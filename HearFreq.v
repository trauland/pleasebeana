==> flow/design.v <==
`timescale 1ns / 1ps
module HearFreq(
    input clk,
    input enable,
    input mic,
    output led,
    output led2,
    output reg [2:0] command
    );
    assign led = enable;
    assign led2 = ~(command[0] || command[1] || command[2]);
    localparam NotEnabled   = 3'b000;    
    localparam Turn180      = 3'b001;    
    localparam StoreWasher  = 3'b010;    
    localparam GoToSound    = 3'b100;    
    wire [1:0] frequency;    
    initial command = 0;     
    WaveCount wave(
        .clk(clk),
        .enable(enable),
        .mic(mic),
        .frequency(frequency)
    );
    always @(posedge clk)
    begin
        if(enable == 1)
        begin
            command = (frequency == 0) ? NotEnabled:             
                      (frequency == 1) ? Turn180:                
                      (frequency == 2) ? StoreWasher:            
                      (frequency == 3) ? GoToSound: NotEnabled;  
        end
        else 
        begin
            command <= NotEnabled;
        end
    end
endmodule
`timescale 1ns / 1ps
module WaveCount(
    input clk,
    input enable,
    input mic,
    output reg [1:0] frequency
    );
    localparam Five = 125;        
    localparam Ten = 250;         
    localparam Fifteen = 375;     
    localparam Invalid = 0;       
    localparam Turn180 = 1;       
    localparam StoreWasher = 2;   
    localparam GoToSound = 3;     
    localparam countMax = 25_000_000;   
    reg currentMic;  
    reg oldMic;      
    reg [24:0] counter;      
    reg [8:0] freqCount;     
    reg [8:0] prevFreq;      
    reg [1:0] trueCount;     
    initial {frequency,currentMic,oldMic,counter,freqCount,prevFreq,trueCount} = 0;
    always @(posedge clk)
    begin
        if(enable == 1)   
        begin
            if(trueCount < 3)
            begin
                if(counter >= countMax)
                begin
                    trueCount <= (prevFreq >= (freqCount - 25) && prevFreq <= (freqCount + 25)) ? trueCount + 1:0;
                    counter = 0;
                    prevFreq <= freqCount;
                    freqCount <= 0;
                end
                counter <= counter + 1;
                currentMic <= mic;    
                if(currentMic == 1 && oldMic == 0) 
                begin
                    freqCount <= freqCount + 1;
                    oldMic <= currentMic;
                end
                else oldMic <= currentMic;
            end
            else 
            begin
                frequency = (prevFreq > (Five - 25) && prevFreq < (Five + 25)) ? Turn180 :           
                            (prevFreq > (Ten - 25) && prevFreq < (Ten + 25)) ? StoreWasher :         
                            (prevFreq > (Fifteen - 50) && prevFreq < (Fifteen + 50)) ? GoToSound :   
                            Invalid;
            end
        end
        else {frequency,currentMic,oldMic,counter,freqCount,prevFreq,trueCount} = 0;
    end
endmodule
# == Step by step through the tools: HearFreq ==
# The steps from the RTL of HearFreq to its reports follow in flow order.
# Line numbers count from 1 in the design file above.
# Operators: Yosys type, input widths -> output width; for muxes data width and select width s.
# Not given: -
# setup
top_module,HearFreq
clock,clk
cell_library,sky130hd
pvt_corner,tt_025C_1v80

# == Word-level counts ==
# Yosys after proc, flatten, opt, wreduce and memory -nomap, before mapping. Memory bits, and registers merged into a memory's read port (data or address), are not among the register bits. Print and check cells are not counted. Equal cells are merged and count once.
# word_totals
register_bits,52
output_inout_bits,5
wordCells,57
# classes
addsub,5
cmp,10
n_eq,3
muxes,12
n_logic,3
reduce_logical,14
# op_table
op,count
$mux 25,3
$ge 9x32->1,1
$le 9x32->1,1
$add 25x1->25 const B,1
$ge 25x25->1 const B,1
$lt 9x9->1 const B,2
$mux 9,2
$add 9x5->10 const B,1
$sub 9x5->10 const B,1
$mux 2,5
$add 9x1->9 const B,1
$gt 9x7->1 const B,1
$gt 9x8->1 const B,1
$lt 9x8->1 const B,1
$gt 9x9->1 const B,1
$logic_and 1x1->1,5
$eq 2x2->1 const B,2
$reduce_and 2->1,2
$reduce_or 4->1,1
$not 1->1,3
$reduce_or 3->1,1
$mux 3,1
$logic_or 1x1->1,2
$add 2x1->2 const B,1
$eq 2x1->1 const B,1
$lt 2x2->1 const B,1
$logic_not 2->1,1
$reduce_bool 2->1,1
# Other operator kinds: 2; their cells: 2.

# == Depth ==
# Longest topological path by Yosys (ltp), each cell counted once; first at word level (registers and memories cut), then after technology mapping (sequential cells cut; the memories' decode and read muxes count).
# depth
depth_word,5
abc_area,0
mapped_depth,14
mapped_depth_nobuf,12

# == Synthesis result ==
# Source: synth_stat.txt of the flow (Yosys; design flattened, memories mapped). It holds for the ABC_AREA given above (unset counts as 0); a run with the other value may have another netlist.
# Totals and module areas in this step are rounded.
# synth_totals
cells,417
yosys_area_um2,3500
flip_flops,52
buffers,23
# by_type
cell,count,type_area_um2
sky130_fd_sc_hd__dfxtp_1,52,1.04E+03
sky130_fd_sc_hd__ha_1,25,312.8
sky130_fd_sc_hd__nand2_1,35,131.376
sky130_fd_sc_hd__nand3_1,25,125.12
sky130_fd_sc_hd__xor2_1,14,122.618
sky130_fd_sc_hd__mux2i_1,12,120.115
sky130_fd_sc_hd__nor2b_1,18,112.608
sky130_fd_sc_hd__o21ai_0,20,100.096
sky130_fd_sc_hd__xnor2_1,10,87.584
sky130_fd_sc_hd__nor2_1,23,86.333
sky130_fd_sc_hd__and2_1,12,75.072
sky130_fd_sc_hd__nor3_1,15,75.072
sky130_fd_sc_hd__o21a_1,9,67.565
sky130_fd_sc_hd__a21oi_1,13,65.062
sky130_fd_sc_hd__nand4_1,10,62.56
sky130_fd_sc_hd__a21boi_0,7,52.55
sky130_fd_sc_hd__a31oi_1,7,43.792
sky130_fd_sc_hd__inv_1,10,37.536
# Not listed: further types 47, cells in them 100.
# By module: a second synthesis without flattening, with its own total; a netlist apart from the flattened one above.
# unflattened
cells_unflattened,413
area_unflattened_um2,3400
# Rows give one instance, submodules left out.
# modules
mod,n_inst,n_cells,mod_area_um2,mod_seq_area_um2
WaveCount,1,399,3200,980
HearFreq,1,14,170,60

# == Path before layout ==
# OpenSTA on the mapped netlist: ideal clock, no wires. The path of least setup slack (recovery checks aside). Input and output delay are each 20% of the period. Register names are those of the netlist, which keeps one name where synthesis merged equal registers.
# synth_path
path_kind,register to register
startpoint,reg wave.counter[8]
endpoint,reg wave.counter[22]
tclk_ns,2.95
setup_ns,0.074
t_arrival_ns,2.688
required_ns,2.876
path_slack_ns,0.187
delay_ns,2.762
driving_pins,14
n_path_buf,2
period_less_setup_slack_ns,2.763
# "delay_ns" is the arrival time less input delay plus setup time.
# "driving_pins" counts driving pins, that of a launching flip-flop among them; a cell with two outputs on the path counts twice.
# "period_less_setup_slack_ns" = period - worst setup slack (recovery checks aside). The figure is calculated, with input and output delays left at 20% of the set period.
# The rows between start and end are the longest chain of elaborated cells between them; the timing report does not say that the signal goes this way. Where chains are equally long, one stands for them.
# A line is the first line of the expression or statement that the cell stems from. Yosys adds cells for indexed reads and writes and turns some case tables into memories.
# synth_between
path_cell_list,sky130_fd_sc_hd__dfxtp_1 sky130_fd_sc_hd__nor3_2 sky130_fd_sc_hd__nand3_2 sky130_fd_sc_hd__a31oi_4 sky130_fd_sc_hd__buf_2 sky130_fd_sc_hd__buf_2 sky130_fd_sc_hd__and2_1 sky130_fd_sc_hd__ha_1 sky130_fd_sc_hd__nand4_1 sky130_fd_sc_hd__nor4_2 sky130_fd_sc_hd__nand2_1 sky130_fd_sc_hd__nor4_1 sky130_fd_sc_hd__o21ai_0 sky130_fd_sc_hd__a31oi_1
elab_chain_len,5
# synth_lines
item,line,rtl
start: declaration,56,reg [24:0] counter;
start: assignment,70,counter = 0;
start: assignment,74,counter <= counter + 1;
$ge 25x25->1,67,if(counter >= countMax)
$mux 25,67,
$mux 25,65,if(trueCount < 3)
$mux 25,63,if(enable == 1)
$add 25x1->25,74,
end: assignment,70,
end: assignment,74,
end: declaration,56,

# == Path in the finished layout ==
# From the final timing report of flow run 1: the path of least setup slack in the routed layout; clock arrival at registers is part of the times.
# layout_path
path_kind,register to register
startpoint,reg wave.counter[8]
endpoint,reg wave.counter[22]
tclk_ns,5.09
setup_ns,0.06
t_arrival_ns,3.86
required_ns,5.34
path_slack_ns,1.48
driving_pins,14
n_path_buf,2
# The rows between start and end are the longest chain of elaborated cells between them; the timing report does not say that the signal goes this way. Where chains are equally long, one stands for them.
# layout_between
path_cell_list,sky130_fd_sc_hd__dfxtp_1 sky130_fd_sc_hd__nor3_2 sky130_fd_sc_hd__nand3_2 sky130_fd_sc_hd__a31oi_4 sky130_fd_sc_hd__buf_2 sky130_fd_sc_hd__buf_2 sky130_fd_sc_hd__and2_1 sky130_fd_sc_hd__ha_1 sky130_fd_sc_hd__nand4_1 sky130_fd_sc_hd__nor4_2 sky130_fd_sc_hd__nand2_1 sky130_fd_sc_hd__nor4_1 sky130_fd_sc_hd__o21ai_0 sky130_fd_sc_hd__a31oi_1
elab_chain_len,5
# layout_lines
item,line,rtl
start: declaration,56,reg [24:0] counter;
start: assignment,70,counter = 0;
start: assignment,74,counter <= counter + 1;
$ge 25x25->1,67,if(counter >= countMax)
$mux 25,67,
$mux 25,65,if(trueCount < 3)
$mux 25,63,if(enable == 1)
$add 25x1->25,74,
end: assignment,70,
end: assignment,74,
end: declaration,56,

# Measured data: module HearFreq, platform sky130hd, 2 stored runs of the flow under differing settings, order arbitrary. Input and output delays are each 20% of the period that was set; the output load is 0.01 pF.
# "achieved_clock_period_ns" means the clock period less the worst setup slack. The figure is calculated, with input and output delays left at 20% of the set period.
# Values from the reports are rounded here.
# A setting shown as -- is not set for that run.
stored run,period_ns,CORE_UTILIZATION,TNS_END_PERCENT,GPL_TIMING_DRIVEN,GPL_ROUTABILITY_DRIVEN,CTS_CLUSTER_DIAMETER,CAP_MARGIN,SLEW_MARGIN,MAX_ROUTING_LAYER,CORE_MARGIN,PLACE_DENSITY,HOLD_SLACK_MARGIN,CORE_ASPECT_RATIO,CELL_PAD_IN_SITES_DETAIL_PLACEMENT,ABC_AREA,fin_hold_ws_ns,setup_ws_ns,yosys_chip_area_um2,final_setup_tns_ns,finish.stdcell_area_um2,design.die.area_um2,achieved_clock_period_ns
flow run 1,5.09,56,95,0,0,139,5,10,met5,2,--,--,--,--,--,0.47,1.5,3500,0.000,3800,6900,3.611
flow run 2,2.16,69,--,--,--,--,20,35,met5,2,0.91,-0.0,0.6,0,1,0.50,-0.13,3800,-0.25,4500,6100,2.287
