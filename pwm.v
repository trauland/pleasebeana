==> flow/design.v <==
`timescale 1ns / 1ps
module pwm(
    input clk,
    input enable,
    input [7:0] duty,  
    output reg pwmm
    );
    reg [7:0] counter;
    initial
    begin
        counter <= 0;
        pwmm <= 0;
    end
   always @ (posedge clk)
   begin
   if (enable)
       begin
        counter <= counter + 1;
        if (duty > counter)
          begin
           pwmm <= 1;
          end
        else
          begin
           pwmm <= 0;
          end
        end
     else
        begin
            pwmm <= 0;
            counter <= 0;
        end
        end
endmodule
# From RTL to reports: pwm
# Tool output for the design above, in the order of the flow.
# Lines are those of the file above, counted from 1.
# Operators: Yosys type, input widths -> output width; for muxes data width and select width s.
# The mark - stands for no value.
dict set report design {
  top_module {pwm}
  clk_port {clk}
  lib {sky130hd}
  corner {tt_025C_1v80}
}

# Word level
# Yosys after proc, flatten, opt, wreduce and memory -nomap, before mapping. Enables and synchronous resets that opt folds into registers are not counted as muxes. Memory bits, and registers merged into a memory's read port (data or address), are not among the register bits. Print and check cells are not counted. Equal cells are merged and count once.
dict set report word_totals {
  regBits 9
  inputBits 10
  out_inout_bits 1
  elab_cells 5
}
dict set report op_classes {
  n_addsub 1
  n_cmp 1
  n_mux 1
}
# op n
set ops {}
lappend ops {{$add 8x1->8 const B} 1}
lappend ops {{$gt 8x8->1} 1}
lappend ops {{$mux 1} 1}

# Logic depth
# Yosys ltp: most cells in a row. Word level: on the elaborated netlist, between registers, memories and ports. Mapped: between sequential cells and ports; inverters and the memories' decode and read muxes count.
dict set report depth {
  ltp_word 2
  abc_area 0
  ltp_mapped 6
  mapped_depth_nobuf 6
}

# Synthesis result
# The flow's flattened synthesis, as Yosys stat reports it; memories are mapped. The netlist is that of the ABC_AREA named above (0 if unset); the other value can give another one.
# The area totals of this step are shown rounded.
# type n area_total_um2
set by_type {}
lappend by_type {sky130_fd_sc_hd__dfxtp_1 9 180.173}
lappend by_type {sky130_fd_sc_hd__ha_1 9 112.608}
lappend by_type {sky130_fd_sc_hd__and2_1 7 43.792}
lappend by_type {sky130_fd_sc_hd__xnor2_1 5 43.792}
lappend by_type {sky130_fd_sc_hd__inv_1 8 30.029}
lappend by_type {sky130_fd_sc_hd__nand3_1 5 25.024}
lappend by_type {sky130_fd_sc_hd__a21oi_1 4 20.019}
lappend by_type {sky130_fd_sc_hd__nand4_1 2 12.512}
lappend by_type {sky130_fd_sc_hd__nor2b_1 2 12.512}
lappend by_type {sky130_fd_sc_hd__and3_4 1 11.261}
lappend by_type {sky130_fd_sc_hd__o21ai_0 2 10.01}
lappend by_type {sky130_fd_sc_hd__o21ba_2 1 10.01}
lappend by_type {sky130_fd_sc_hd__xor2_1 1 8.758}
lappend by_type {sky130_fd_sc_hd__o211ai_1 1 7.507}
lappend by_type {sky130_fd_sc_hd__and3_1 1 6.256}
lappend by_type {sky130_fd_sc_hd__nand2_1 1 3.754}
dict set report synth_totals {
  cells 59
  synth_area_um2 538
  seqArea_um2 180
  flip_flops 9
  buffers 0
}

# Timing after synthesis
# Path of least setup slack by OpenSTA after synthesis, without wires, with an ideal clock, recovery checks aside; 20% of the period is set as input and as output delay. Where synthesis merged equal registers, the netlist keeps one of their names.
dict set report synth_timing {
  kind {register to register}
  startpoint {register counter[1]}
  endpoint {register pwmm}
  tclk_ps 1510
  setup_ps 115
  t_first_pin_ps 0
  t_arrival_ps 1195
  required_time_ps 1395
  path_slack_ps 200
  delay_ps 1310
  path_stages 7
  n_path_buf 0
  period_less_setup_slack_ps 1310
}
# "delay_ps" = arrival - input delay + setup time.
# "path_stages" counts driving pins, that of a launching flip-flop among them; a cell with two outputs on the path counts twice.
# "period_less_setup_slack_ps" is the clock period less the worst setup slack; recovery checks do not enter. This is arithmetic on one report: input and output delays are still those of the set period (20% each).
# The rows between start and end are the longest chain of elaborated cells between them; the timing report does not say that the signal goes this way. Where chains are equally long, one stands for them.
# Each line given opens the expression or statement behind the cell; cells for indexed reads and writes are added by Yosys, which also makes memories of some case tables.
# At most two assigning lines are given for a register; there are more.
dict set report synth_via {
  cell_sequence {sky130_fd_sc_hd__dfxtp_1 > sky130_fd_sc_hd__inv_1 > sky130_fd_sc_hd__ha_1 > sky130_fd_sc_hd__nor2b_1 > sky130_fd_sc_hd__o211ai_1 > sky130_fd_sc_hd__a21oi_1 > sky130_fd_sc_hd__o21ba_2}
  elab_chain_len 2
  cells_between 2
  lines_between 1
  classes_between {compare (1); mux (1)}
}
# element line_no
set synth_rtl {}
lappend synth_rtl {{start: declaration} 8} ;# reg [7:0] counter;
lappend synth_rtl {{start: assignment} 18} ;# counter <= counter + 1;
lappend synth_rtl {{start: assignment} 31} ;# counter <= 0;
lappend synth_rtl {{$gt 8x8->1} 19} ;# if (duty > counter)
lappend synth_rtl {{$mux 1} 19}
lappend synth_rtl {{end: assignment} 21} ;# pwmm <= 1;
lappend synth_rtl {{end: assignment} 25} ;# pwmm <= 0;
lappend synth_rtl {{end: declaration} 6} ;# output reg pwmm

# Worst path after layout
# From the final timing report of run 1: the path of least setup slack in the routed layout; clock arrival at registers is part of the times.
# The report prints the path's times to 10 ps; the period is as set.
dict set report layout_timing {
  kind {input to register}
  startpoint {input port duty[1]}
  endpoint {register pwmm}
  tclk_ps 2290
  input_delay_ps 460
  setup_ps 100
  t_first_pin_ps 460
  t_arrival_ps 1720
  required_time_ps 2450
  path_slack_ps 720
  path_stages 6
  n_path_buf 1
}
# The rows between start and end are the longest chain of elaborated cells between them; the timing report does not say that the signal goes this way. Where chains are equally long, one stands for them.
# At most two assigning lines are given for a register; there are more.
dict set report layout_via {
  cell_sequence {sky130_fd_sc_hd__clkdlybuf4s50_1 > sky130_fd_sc_hd__ha_1 > sky130_fd_sc_hd__nor2b_1 > sky130_fd_sc_hd__o211ai_1 > sky130_fd_sc_hd__a21oi_1 > sky130_fd_sc_hd__o21ba_2}
  elab_chain_len 2
  cells_between 2
  lines_between 1
  classes_between {compare (1); mux (1)}
}
# element line_no
set layout_rtl {}
lappend layout_rtl {{start: declaration} 5} ;# input [7:0] duty,
lappend layout_rtl {{$gt 8x8->1} 19} ;# if (duty > counter)
lappend layout_rtl {{$mux 1} 19}
lappend layout_rtl {{end: assignment} 21} ;# pwmm <= 1;
lappend layout_rtl {{end: assignment} 25} ;# pwmm <= 0;
lappend layout_rtl {{end: declaration} 6} ;# output reg pwmm

Memo
Re: implementation data of pwm

2 stored runs of pwm in the flow (synthesis by Yosys, layout by OpenROAD, sky130hd cells), in arbitrary order. Constraints: input delay and output delay 20% of the set period each, output load 0.01 pF.
"achieved_clock_period_ps": clock period set for the run, less the worst setup slack. It is reckoned from that one timing run; input and output delays stay at 20% of the period that was set.
The measured numbers are rounded.

# run 1
==> flow/run.sh <==
#!/bin/bash
# the make line also repeats the synthesis and layout settings of config.mk as NAME=value (left out here)
make -C /OpenROAD-flow-scripts/flow DESIGN_CONFIG=/design/flow/config.mk WORK_HOME=/design/flow/orfs CLKGATE_MAP_FILE= finish
==> flow/config.mk <==
export PLATFORM = sky130hd
export DESIGN_NAME = pwm
export DESIGN_NICKNAME = pwm
export VERILOG_FILES = /design/flow/design.v
export SDC_FILE = /design/flow/constraint.sdc
export NUM_CORES = 4
export LEC_CHECK = 0
export ABC_AREA = 0
export CAP_MARGIN = 20
export CELL_PAD_IN_SITES_GLOBAL_PLACEMENT = 2
export CORE_ASPECT_RATIO = 0.65
export CORE_MARGIN = 2
export CORE_UTILIZATION = 23
export CTS_CLUSTER_DIAMETER = 48
export GPL_ROUTABILITY_DRIVEN = 1
export GPL_TIMING_DRIVEN = 1
export PLACE_DENSITY_LB_ADDON = 0.0
export SLEW_MARGIN = 40
==> flow/constraint.sdc <==
create_clock -name core_clock -period 2.29 [get_ports {clk}]
set_input_delay 0.4580 -clock core_clock [delete_from_list [all_inputs] [get_ports {clk}]]
set_output_delay 0.4580 -clock core_clock [all_outputs]
set_load 0.01 [all_outputs]

==> run 1: results <==
post_synth_area_um2=538
die_footprint_um2=2750
cell_area_final_um2=704
finish.utilization_pct=31.2
timing.setup.ws_ps=725
setup_tns_ps=0
worst_hold_slack_ps=522
achieved_clock_period_ps=1565

# run 2
==> flow/run.sh <==
#!/bin/bash
# the make line also repeats the synthesis and layout settings of config.mk as NAME=value (left out here)
make -C /OpenROAD-flow-scripts/flow DESIGN_CONFIG=/design/flow/config.mk WORK_HOME=/design/flow/orfs CLKGATE_MAP_FILE= finish
==> flow/config.mk <==
export PLATFORM = sky130hd
export DESIGN_NAME = pwm
export DESIGN_NICKNAME = pwm
export VERILOG_FILES = /design/flow/design.v
export SDC_FILE = /design/flow/constraint.sdc
export NUM_CORES = 4
export LEC_CHECK = 0
export ABC_AREA = 1
export CAP_MARGIN = 25
export CELL_PAD_IN_SITES_DETAIL_PLACEMENT = 0
export CORE_MARGIN = 2
export CORE_UTILIZATION = 20
export GPL_TIMING_DRIVEN = 0
export PLACE_DENSITY = 0.85
export SETUP_SLACK_MARGIN = 0.11
export SLEW_MARGIN = 20
==> flow/constraint.sdc <==
create_clock -name core_clock -period 1.73 [get_ports {clk}]
set_input_delay 0.3460 -clock core_clock [delete_from_list [all_inputs] [get_ports {clk}]]
set_output_delay 0.3460 -clock core_clock [all_outputs]
set_load 0.01 [all_outputs]

==> run 2: results <==
post_synth_area_um2=559
die_footprint_um2=3240
cell_area_final_um2=724
finish.utilization_pct=26.7
timing.setup.ws_ps=292
setup_tns_ps=0
worst_hold_slack_ps=481
achieved_clock_period_ps=1438
